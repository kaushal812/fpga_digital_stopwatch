==> flow/design.v <==
module stopwatch_professional (
    input clk,
    input start,
    input stop,
    input reset,
    output [3:0] sec_ones,
    output [3:0] sec_tens,
    output [3:0] min_ones,
    output [3:0] min_tens,
    output [3:0] hr_ones,
    output [3:0] hr_tens
);
    parameter IDLE    = 2'b00;
    parameter RUNNING = 2'b01;
    parameter STOPPED = 2'b10;
    reg [1:0] state, next_state;
    reg [3:0] s_ones, s_tens;
    reg [3:0] m_ones, m_tens;
    reg [3:0] h_ones, h_tens;
    reg [26:0] clk_divider_count;
    localparam CLOCK_DIVIDER_VALUE = 100_000_000;
    wire tick = (clk_divider_count == CLOCK_DIVIDER_VALUE - 1);
    always @(*) begin
        case(state)
            IDLE:    next_state = start ? RUNNING : IDLE;
            RUNNING: next_state = reset ? IDLE : (stop ? STOPPED : RUNNING);
            STOPPED: next_state = reset ? IDLE : (start ? RUNNING : STOPPED);
            default: next_state = IDLE;
        endcase
    end
    always @(posedge clk) begin
        if (reset || state == IDLE) begin
            clk_divider_count <= 0;
        end else if (state == RUNNING) begin
            if (tick)
                clk_divider_count <= 0;
            else
                clk_divider_count <= clk_divider_count + 1;
        end
    end
    wire inc_s_tens = tick && (s_ones == 9);
    wire inc_m_ones = inc_s_tens && (s_tens == 5);  
    wire inc_m_tens = inc_m_ones && (m_ones == 9);
    wire inc_h_ones = inc_m_tens && (m_tens == 5);  
    wire inc_h_tens = inc_h_ones && (h_ones == 9);
    always @(posedge clk) begin
        if (reset) begin
            state <= IDLE;
            s_ones <= 0; s_tens <= 0;
            m_ones <= 0; m_tens <= 0;
            h_ones <= 0; h_tens <= 0;
        end else begin
            state <= next_state;
            if (state == IDLE) begin
                s_ones <= 0; s_tens <= 0;
                m_ones <= 0; m_tens <= 0;
                h_ones <= 0; h_tens <= 0;
            end else if (state == RUNNING) begin
                if (tick)       s_ones <= (s_ones == 9) ? 0 : s_ones + 1;
                if (inc_s_tens) s_tens <= (s_tens == 5) ? 0 : s_tens + 1;
                if (inc_m_ones) m_ones <= (m_ones == 9) ? 0 : m_ones + 1;
                if (inc_m_tens) m_tens <= (m_tens == 5) ? 0 : m_tens + 1;
                if (inc_h_ones) h_ones <= (h_ones == 9) ? 0 : h_ones + 1;
                if (inc_h_tens) h_tens <= (h_tens == 9) ? 0 : h_tens + 1;
            end
        end
    end
    assign sec_ones = s_ones; assign sec_tens = s_tens;
    assign min_ones = m_ones; assign min_tens = m_tens;
    assign hr_ones  = h_ones; assign hr_tens  = h_tens;
endmodule
[Step by step through the tools: stopwatch_professional]
The steps from the RTL of stopwatch_professional to its reports follow in flow order.
Lines are those of the file above, counted from 1.
Operators carry their Yosys type and port widths (W data, S select, Z words).
Library cell names are shortened.
The mark - stands for no value.
Design
  top: stopwatch_professional
  clock input: clk
  library: sky130hd
  library corner: tt_025C_1v80

[Word level]
Counts by Yosys on the flattened word-level netlist (proc, flatten, opt, wreduce; memories kept). Register bits leave out memories and registers merged into their read ports (data or address); mux counts leave out enables and synchronous resets folded into registers. Print and check cells are left out. Cells with the same type and inputs are merged into one.
Bit counts
  flip-flop bits (word level): 53
  latch bits: 0
  RAM bits: 0
  ROM bits: 0
  clocked read ports x word width: 0
  memories: 0
  bits of input ports: 4
  elaborated cells: 49
Cells by class
  add/subtract/negate cells: 7
  multiply operators: 0
  divide/modulo/power cells: 0
  magnitude comparators: 0
  equal/unequal tests: 9
  shifts and indexed selects: 0
  muxes and demuxes: 11
  bitwise operators: 0
  reduce/logical cells: 14
Operators with widths (number)
  $add A27 B1 Y27 const B: 1
  $eq A27 B27 Y1 const B: 1
  $mux W27: 1
  $add A4 B1 Y4 const B: 6
  $mux W4: 6
  $eq A4 B4 Y1 const B: 4
  $reduce_and A2 Y1: 6
  $eq A4 B3 Y1 const B: 2
  $pmux W2 S3: 1
  $logic_and A1 B1 Y1: 5
  $mux W2: 2
  $eq A2 B1 Y1 const B: 1
  $eq A2 B2 Y1 const B: 1
  $logic_not A2 Y1: 1
  $reduce_or A2 Y1: 1
  $logic_or A1 B1 Y1: 1
  $mux W1: 1

[Depth]
Longest topological path by Yosys (ltp), each cell counted once; first at word level (registers and memories cut), then after technology mapping (sequential cells cut; the memories' decode and read muxes count).
Logic depth
  depth in word-level cells: 7
  ABC_AREA: 0
  mapped depth: 8
  depth with buffers taken out: 6

[Mapped cells and area]
Source: synth_stat.txt of the flow (Yosys; design flattened, memories mapped). It holds for the ABC_AREA given above (unset counts as 0); a run with the other value may have another netlist.
Synthesis totals
  standard cells after synthesis: 304
  mapped area: 2677.6 µm²
  sequential part of the area: 1081.0 µm²
  flip-flop cells: 54
  buffer cells: 9
Cell types
  dfxtp_1: number 54, area in all 1.08E+03 µm²
  xnor2_1: number 22, area in all 192.685 µm²
  nor2_1: number 51, area in all 191.434 µm²
  mux2i_1: number 12, area in all 120.115 µm²
  nand2_1: number 25, area in all 93.84 µm²
  and4_1: number 9, area in all 78.826 µm²
  nor4_4: number 3, area in all 63.811 µm²
  nand4_1: number 10, area in all 62.56 µm²
  xor2_1: number 7, area in all 61.309 µm²
  nand3_1: number 11, area in all 55.053 µm²
  a21oi_1: number 10, area in all 50.048 µm²
  inv_1: number 12, area in all 45.043 µm²
  nor2b_1: number 7, area in all 43.792 µm²
  nand4_4: number 2, area in all 42.541 µm²
  or3_1: number 5, area in all 31.28 µm²
  nor3_1: number 6, area in all 30.029 µm²
  nor4bb_1: number 3, area in all 30.029 µm²
  a31o_2: number 3, area in all 26.275 µm²
Other cell types: 29; their cells: 52.

[Path before layout]
OpenSTA on the mapped netlist: ideal clock, no wires. The path of least setup slack (recovery checks aside). Input and output delay are each 20% of the period. Register names are those of the netlist, which keeps one name where synthesis merged equal registers.
Timing post-synthesis
  path kind: flip-flop to flip-flop
  start point: reg clk_divider_count[0]
  end point: reg h_tens[0]
  period: 3.08 ns
  library setup time: 0.116 ns
  arrival: 1.770 ns
  slack: 1.193 ns
  path delay: 1.886 ns
  stages on the path: 8
  synthesis period reached: 1.887 ns
"path delay" = arrival - input delay + setup time.
"stages on the path": output pins that drive a net of the path, with the launching flip-flop's if there is one; two outputs of one cell count as two.
"synthesis period reached" is the clock period less the worst setup slack; recovery checks do not enter. This is arithmetic on one report: input and output delays are still those of the set period (20% each).
Between the ends stands the longest chain of elaborated cells between them, by number of cells; it is not shown to be the way that was timed. Of several equally long chains one is given.
A line is the first line of the expression or statement that the cell stems from. Yosys adds cells for indexed reads and writes and turns some case tables into memories.
A register here has more assigning lines than the two given.
Between the ends, post-synthesis
  cells stage by stage: dfxtp_1 > ha_1 > and4_1 > buf_6 > nand4_4 > nor4_4 > a31oi_1 > a41o_1
  cells in the longest elaborated chain: 7
Ends and longest elaborated chain, post-synthesis
  from (decl): line 20  | reg [26:0] clk_divider_count;
  from (assign): line 33  | clk_divider_count <= 0;
  from (assign): line 38  | clk_divider_count <= clk_divider_count + 1;
  $eq A27 B27 Y1: line 22  | wire tick = (clk_divider_count == CLOCK_DIVIDER_VALUE - 1);
  $logic_and A1 B1 Y1: line 41  | wire inc_s_tens = tick && (s_ones == 9);
  $logic_and A1 B1 Y1: line 42  | wire inc_m_ones = inc_s_tens && (s_tens == 5);
  $logic_and A1 B1 Y1: line 43  | wire inc_m_tens = inc_m_ones && (m_ones == 9);
  $logic_and A1 B1 Y1: line 44  | wire inc_h_ones = inc_m_tens && (m_tens == 5);
  $logic_and A1 B1 Y1: line 45  | wire inc_h_tens = inc_h_ones && (h_ones == 9);
  $reduce_and A2 Y1
  to (assign): line 51  | h_ones <= 0; h_tens <= 0;
  to (assign): line 64  | if (inc_h_tens) h_tens <= (h_tens == 9) ? 0 : h_tens + 1;
  to (decl): line 19  | reg [3:0] h_ones, h_tens;

[Path in the finished layout]
From the final timing report of flow run 1: the path of least setup slack in the routed layout; clock arrival at registers is part of the times.
Timing post-layout
  path kind: flip-flop to flip-flop
  start point: reg clk_divider_count[1]
  end point: reg h_tens[3]
  period: 1.41 ns
  library setup time: 0.11 ns
  arrival: 1.96 ns
  slack: -0.34 ns
  stages on the path: 9
Between the ends stands the longest chain of elaborated cells between them, by number of cells; it is not shown to be the way that was timed. Of several equally long chains one is given.
A register here has more assigning lines than the two given.
Between the ends, post-layout
  cells stage by stage: dfxtp_2 > ha_4 > and4_4 > nand4_4 > buf_6 > nor4_4 > buf_4 > mux2i_1 > a31oi_1
  cells in the longest elaborated chain: 7
Ends and longest elaborated chain, post-layout
  from (decl): line 20  | reg [26:0] clk_divider_count;
  from (assign): line 33  | clk_divider_count <= 0;
  from (assign): line 38  | clk_divider_count <= clk_divider_count + 1;
  $eq A27 B27 Y1: line 22  | wire tick = (clk_divider_count == CLOCK_DIVIDER_VALUE - 1);
  $logic_and A1 B1 Y1: line 41  | wire inc_s_tens = tick && (s_ones == 9);
  $logic_and A1 B1 Y1: line 42  | wire inc_m_ones = inc_s_tens && (s_tens == 5);
  $logic_and A1 B1 Y1: line 43  | wire inc_m_tens = inc_m_ones && (m_ones == 9);
  $logic_and A1 B1 Y1: line 44  | wire inc_h_ones = inc_m_tens && (m_tens == 5);
  $logic_and A1 B1 Y1: line 45  | wire inc_h_tens = inc_h_ones && (h_ones == 9);
  $reduce_and A2 Y1
  to (assign): line 51  | h_ones <= 0; h_tens <= 0;
  to (assign): line 64  | if (inc_h_tens) h_tens <= (h_tens == 9) ? 0 : h_tens + 1;
  to (decl): line 19  | reg [3:0] h_ones, h_tens;

Wiki page: stopwatch_professional / flow data

Module stopwatch_professional, platform sky130hd: 2 stored runs of the flow (Yosys, OpenROAD) with differing settings, in no particular order. Input and output delays are each 20% of the period that was set; the output load is 0.01 pF.
By "achieved clock period (ns)" is meant the clock period of the run minus its worst setup slack. This is arithmetic on one report: input and output delays are still those of the set period (20% each).
"worst setup path time (ns)" means the part of the period allowed to the worst setup path (the constraints hold back 20% at inputs and 20% at outputs) less its slack; where the path has registers, the arrival times of their clocks count too.
"finish__power__total" rests on the timing tool's default activity at the inputs, not on a simulated workload.

Flow files of flow run 1
==> flow/run.sh <==
#!/bin/bash
# the make line also repeats the synthesis and layout settings of config.mk as NAME=value (left out here)
make -C /OpenROAD-flow-scripts/flow DESIGN_CONFIG=/design/flow/config.mk WORK_HOME=/design/flow/orfs CLKGATE_MAP_FILE= finish
==> flow/config.mk <==
export PLATFORM = sky130hd
export DESIGN_NAME = stopwatch_professional
export DESIGN_NICKNAME = stopwatch_professional
export VERILOG_FILES = /design/flow/design.v
export SDC_FILE = /design/flow/constraint.sdc
export NUM_CORES = 4
export LEC_CHECK = 0
export CAP_MARGIN = 20
export CORE_MARGIN = 2
export CORE_UTILIZATION = 40
export SLEW_MARGIN = 20
==> flow/constraint.sdc <==
create_clock -name core_clock -period 1.41 [get_ports {clk}]
set_input_delay 0.2820 -clock core_clock [delete_from_list [all_inputs] [get_ports {clk}]]
set_output_delay 0.2820 -clock core_clock [all_outputs]
set_load 0.01 [all_outputs]

report of flow run 1
yosys chip area after synthesis (um^2): 2677.6
finish__design__die__area: 7364.2
finish__design__instance__area__stdcell: 4301.6
finish__design__instance__utilization: 0.6698
finish__timing__setup__ws: -0.343
finish__timing__setup__tns: -9.269
finish__timing__hold__ws: 0.511
finish__power__total: 2.496e-03
achieved clock period (ns): 1.753
worst setup path time (ns): 1.75
worst setup path kind: flip-flop to flip-flop

Flow files of flow run 2
==> flow/run.sh <==
#!/bin/bash
# the make line also repeats the synthesis and layout settings of config.mk as NAME=value (left out here)
make -C /OpenROAD-flow-scripts/flow DESIGN_CONFIG=/design/flow/config.mk WORK_HOME=/design/flow/orfs CLKGATE_MAP_FILE= finish
==> flow/config.mk <==
export PLATFORM = sky130hd
export DESIGN_NAME = stopwatch_professional
export DESIGN_NICKNAME = stopwatch_professional
export VERILOG_FILES = /design/flow/design.v
export SDC_FILE = /design/flow/constraint.sdc
export NUM_CORES = 4
export LEC_CHECK = 0
export ABC_AREA = 0
export CAP_MARGIN = 20
export CELL_PAD_IN_SITES_DETAIL_PLACEMENT = 2
export CELL_PAD_IN_SITES_GLOBAL_PLACEMENT = 3
export CORE_MARGIN = 7
export CORE_UTILIZATION = 30
export CTS_CLUSTER_DIAMETER = 225
export GPL_TIMING_DRIVEN = 1
export MAX_ROUTING_LAYER = met4
export PLACE_DENSITY_LB_ADDON = 0.13
export SETUP_SLACK_MARGIN = 0.09
export SLEW_MARGIN = 0
export TNS_END_PERCENT = 40
==> flow/constraint.sdc <==
create_clock -name core_clock -period 1.12 [get_ports {clk}]
set_input_delay 0.2240 -clock core_clock [delete_from_list [all_inputs] [get_ports {clk}]]
set_output_delay 0.2240 -clock core_clock [all_outputs]
set_load 0.01 [all_outputs]

report of flow run 2
yosys chip area after synthesis (um^2): 2677.6
finish__design__die__area: 11766.8
finish__design__instance__area__stdcell: 4424.2
finish__design__instance__utilization: 0.5098
finish__timing__setup__ws: -0.772
finish__timing__setup__tns: -32.398
finish__timing__hold__ws: 0.504
finish__power__total: 3.547e-03
achieved clock period (ns): 1.892
worst setup path time (ns): 1.89
worst setup path kind: flip-flop to flip-flop
